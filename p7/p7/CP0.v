==> flow/design.v <==
`timescale  1ns/1ns
`timescale  1ns/1ns
`timescale 1ns / 1ps
module CP0(clk,clr,a1,a2,wdbus,pc8_m,bdin,hwint,exccodein,we,exlclr,cp0_rd,cp0_epc,intreq);
input [4:0] a1,a2,exccodein;
input [31:0] wdbus,pc8_m;
input clk,clr, bdin,we,exlclr;
input [5:0] hwint; 
output [31:0] cp0_rd,cp0_epc;
output intreq;
reg [31:0] cause,sr,epc,prid;
wire hwreq;
assign hwreq=(|(sr[15:10]&hwint))&sr[0]&(~sr[1]);
assign intreq=hwreq|(exccodein!=0&&sr[1]==0);
assign cp0_rd=(a1==12)?sr:
					(a1==13)?cause:
					(a1==14)?epc:
					(a1==15)?prid:
					32'h17230001;
assign cp0_epc=epc;
initial begin
	epc=0; cause=0;prid=32'h17231181;sr=0;
	sr[15:10]=6'b000000; sr[0]=0;sr[1]=0;
end
wire [31:0] pc8_mc;
assign pc8_mc={pc8_m[31:2],2'b0};
always@(posedge clk)
	begin
		if(clr)
			begin
				epc=0; cause=0;prid=32'h17231181;
				sr[15:10]=6'b111111; sr[0]=1;
			end
		else if(hwreq)
			begin
				sr[1]<=1; cause[31]<=bdin; cause[15:10]<=hwint;cause[6:2]<=0;
				epc<=(bdin==1)?pc8_mc-12:pc8_mc-8;
			end
		else if(exccodein!=0&&sr[1]==0)
			begin
				sr[1]<=1; cause[31]<=bdin; cause[15:10]<=hwint; cause[6:2]<=exccodein;
				epc<=(bdin==1)?pc8_mc-12:pc8_mc-8;
			end
		else if(exlclr)
			begin
				cause[15:10]<=hwint;sr[1]<=0;
			end
		else if(we)
			begin
				cause[15:10]<=hwint;
				if(a2==12)
					sr<=wdbus;
				else if(a2==14)
					epc<=wdbus;
				else if(a2==15)
					prid<=wdbus;
			end
		else 
			cause[15:10]<=hwint;
	end
endmodule
Reports on CP0
Tool output for the design above, in the order of the flow.
Lines are those of the file above, counted from 1.
Cell names lack the library's common part.
A cell with - has no value.
- top: CP0
- clock: clk
- standard-cell library: sky130hd
- timing corner: tt_025C_1v80

Elaborated design
Counts by Yosys on the flattened word-level netlist (proc, flatten, opt, wreduce; memories kept). Register bits leave out memories and registers merged into their read ports (data or address). Print and check cells are left out.
- bits in registers at 108
- noted latch bits: 0
- noted bits in writable memories: 0
- bits in read-only memories: 0
- clocked read ports x word width: 0
- memories kept at 0
- input bits: 90
- noted output and inout port bits: 65
- noted elaborated cells: 63
- add/subtract/negate cells: 2
- noted multipliers: 0
- noted divide/modulo/power cells: 0
- order comparisons at 0
- noted equal/unequal tests: 9
- shift-type cells at 0
- muxes and demuxes: 16
- noted bitwise operators: 11
- noted reductions and logical operators: 15
- operators by type and width (operator ; number):
    32-bit 2-to-1 mux ; 11
    32-bit by 4-bit subtractor with 32-bit output with constant B ; 2
    5-bit by 4-bit equality test with 1-bit output with constant B ; 7
    4-bit nonzero test ; 2
    1-bit inverter ; 7
    7-bit AND reduction ; 1
    3-bit nonzero test ; 2
    6-bit bitwise AND ; 1
    6-bit AND reduction ; 1
    6-bit OR reduction ; 1
    5-bit AND reduction ; 1
    5-bit nonzero test ; 1
    1-bit 2-to-1 mux ; 5
    2-bit OR reduction ; 2
    4-bit AND reduction ; 1
    3-bit by 1-bit != test with 1-bit output with constant B ; 1
    3-bit != test with constant B ; 1
    3-bit AND reduction ; 1
    1-bit bitwise AND ; 2
    2-bit nonzero test ; 1
    1-bit OR ; 1
    1-bit logical AND ; 1

Depth
Yosys ltp: most cells in a row. Word level: on the elaborated netlist, between registers, memories and ports. Mapped: between sequential cells and ports; inverters and the memories' decode and read muxes count.
- noted depth after elaboration: 7
- noted ABC_AREA: 0
- mapped depth at 9
- gate-level depth less buffers: 7

Synthesis result
Source: synth_stat.txt of the flow (Yosys; design flattened, memories mapped). It holds for the ABC_AREA given above (unset counts as 0); a run with the other value may have another netlist.
The area totals of this step are shown rounded.
- cells by type (type ; number ; area in all (µm²)):
    dfxtp_1 ; 83 ; 1.66E+03
    edfxtp_1 ; 25 ; 750.72
    mux2i_1 ; 46 ; 460.442
    a21oi_1 ; 68 ; 340.326
    mux4_2 ; 12 ; 270.259
    nand2_1 ; 70 ; 262.752
    nor2_1 ; 48 ; 180.173
    nor3_1 ; 28 ; 140.134
    o21ai_0 ; 28 ; 140.134
    mux2_2 ; 12 ; 135.13
    clkbuf_1 ; 34 ; 127.622
    xnor2_1 ; 14 ; 122.618
    nor2b_1 ; 18 ; 112.608
    a211oi_1 ; 11 ; 82.579
    nand3_1 ; 12 ; 60.058
    a221oi_1 ; 5 ; 43.792
    nor4_1 ; 7 ; 43.792
    buf_2 ; 8 ; 40.038
Other cell types: 29; their cells: 65.
- mapped cells: 594
- cell area after synthesis at 5460 µm²
- noted area of sequential cells: 2410 µm²
- mapped flip-flops: 108
- buffers at 46

Worst setup path after synthesis
Path of least setup slack by OpenSTA after synthesis, without wires, with an ideal clock, recovery checks aside; 20% of the period is set as input and as output delay. Where synthesis merged equal registers, the netlist keeps one of their names.
- path kind: input-to-reg
- start point: input port hwint[1]
- end point: register sr[16]
- period at 4.19 ns
- noted external input delay: 0.838 ns
- noted setup time: 0.435 ns
- noted launch time at the first pin: 0.838 ns
- data arrival time at 3.308 ns
- data required time: 3.755 ns
- slack: 0.447 ns
- delay of the path at 2.905 ns
- driving pins on the path: 6
- path buffers at 1
- noted period reached after synthesis: 3.743 ns
"delay of the path" = arrival - input delay + setup time.
"driving pins on the path": output pins that drive a net of the path, with the launching flip-flop's if there is one; two outputs of one cell count as two.
"period reached after synthesis" = period - worst setup slack (recovery checks aside). The figure is calculated, with input and output delays left at 20% of the set period.
Between the ends stands the longest chain of elaborated cells between them, by number of cells; it is not shown to be the way that was timed. Of several equally long chains one is given.
Each line given opens the expression or statement behind the cell; cells for indexed reads and writes are added by Yosys, which also makes memories of some case tables.
- cell sequence: a22oi_1 -> a311oi_1 -> nor2_1 -> inv_1 -> clkbuf_1 -> nor3_1
- cells in the longest elaborated chain: 6
- elaborated cells between the ends (all ways): 6
- noted source lines of those cells: 1
- classes of those cells: logic (4); reduce/logical (2)
- ends and longest elaborated chain, post-synthesis (what ; RTL line ; RTL):
    start, declared ; 8 ; input [5:0] hwint;
    6-bit bitwise AND ; 13 ; assign hwreq=(|(sr[15:10]&hwint))&sr[0]&(~sr[1]);
    6-bit OR reduction ; 13 ;
    1-bit bitwise AND x2 ; 13 ;
    1-bit inverter ; - ;
    6-bit AND reduction ; - ;
    end, assigned ; 52 ; sr<=wdbus;
    end, declared ; 11 ; reg [31:0] cause,sr,epc,prid;

Worst path after layout
From the final timing report of entry B: the path of least setup slack in the routed layout; clock arrival at registers is part of the times.
- path kind: input-to-reg
- start point: input port pc8_m[16]
- end point: register epc[28]
- period at 4.36 ns
- noted external input delay: 0.87 ns
- noted setup time: 0.09 ns
- noted launch time at the first pin: 0.87 ns
- data arrival time at 4.61 ns
- data required time: 4.65 ns
- slack: 0.04 ns
- driving pins on the path: 6
- path buffers at 1
Between the ends stands the longest chain of elaborated cells between them, by number of cells; it is not shown to be the way that was timed. Of several equally long chains one is given.
At most two assigning lines are given for a register; there are more.
- cell sequence: clkdlybuf4s50_1 -> nor4_1 -> nand2_1 -> nor3_1 -> a21oi_1 -> a221oi_1
- cells in the longest elaborated chain: 4
- elaborated cells between the ends (all ways): 5
- classes of those cells: add/sub (2); mux (3)
- ends and longest elaborated chain, post-layout (what ; RTL line ; RTL):
    start, declared ; 6 ; input [31:0] wdbus,pc8_m;
    32-bit by 4-bit subtractor with 32-bit output ; 42 ; epc<=(bdin==1)?pc8_mc-12:pc8_mc-8;
    32-bit 2-to-1 mux ; 42 ;
    32-bit 2-to-1 mux ; 39 ; else if(exccodein!=0&&sr[1]==0)
    32-bit 2-to-1 mux ; 34 ; else if(hwreq)
    end, assigned ; 37 ; epc<=(bdin==1)?pc8_mc-12:pc8_mc-8;
    end, assigned ; 42 ;
    end, declared ; 11 ; reg [31:0] cause,sr,epc,prid;

FLOW RESULTS
============

CP0 through Yosys and OpenROAD on sky130hd: 2 stored runs, unordered, with their settings and measured results. The constraints put input and output delay at 20% of the set period each and load the outputs with 0.01 pF.
By "period achieved" is meant the clock period of the run minus its worst setup slack. This is arithmetic on one report: input and output delays are still those of the set period (20% each).
"time of the worst setup path" is the time allowed to the run's worst setup path (the clock period less input and output delay, where it has them) less its slack. Clock arrival times count: a late capture clock shortens it, a late launch clock lengthens it.
"total power of the final layout" rests on the timing tool's default activity at the inputs, not on a simulated workload.
The results are shown rounded.

Entry A
Settings were period_ns = 2.66; CORE_UTILIZATION = 72; SETUP_SLACK_MARGIN = 0.41; PLACE_DENSITY = 0.6; ABC_AREA = 1; GPL_TIMING_DRIVEN = 1; GPL_ROUTABILITY_DRIVEN = 1; CAP_MARGIN = 20; CORE_MARGIN = 2; SLEW_MARGIN = 20
- incomplete, placement halted on GPL-0301

Entry B
Settings were period_ns = 4.36; CORE_UTILIZATION = 70; CAP_MARGIN = 20; CORE_MARGIN = 2; SLEW_MARGIN = 20
- standard-cell area of the final layout: 7250 µm²
- noted the period achieved: 4.320 ns
- post-layout utilization at 94.9%
- final worst hold slack: 0.484 ns
- setup slack of the critical path: 0.040 ns
- setup total negative slack at 0.000 ns
- time of the worst setup path at 3.45 ns
- worst setup path kind: input-to-reg
- total die area: 8520 µm²
- total power of the final layout at 2200 uW
- cell area after synthesis at 5460 µm²
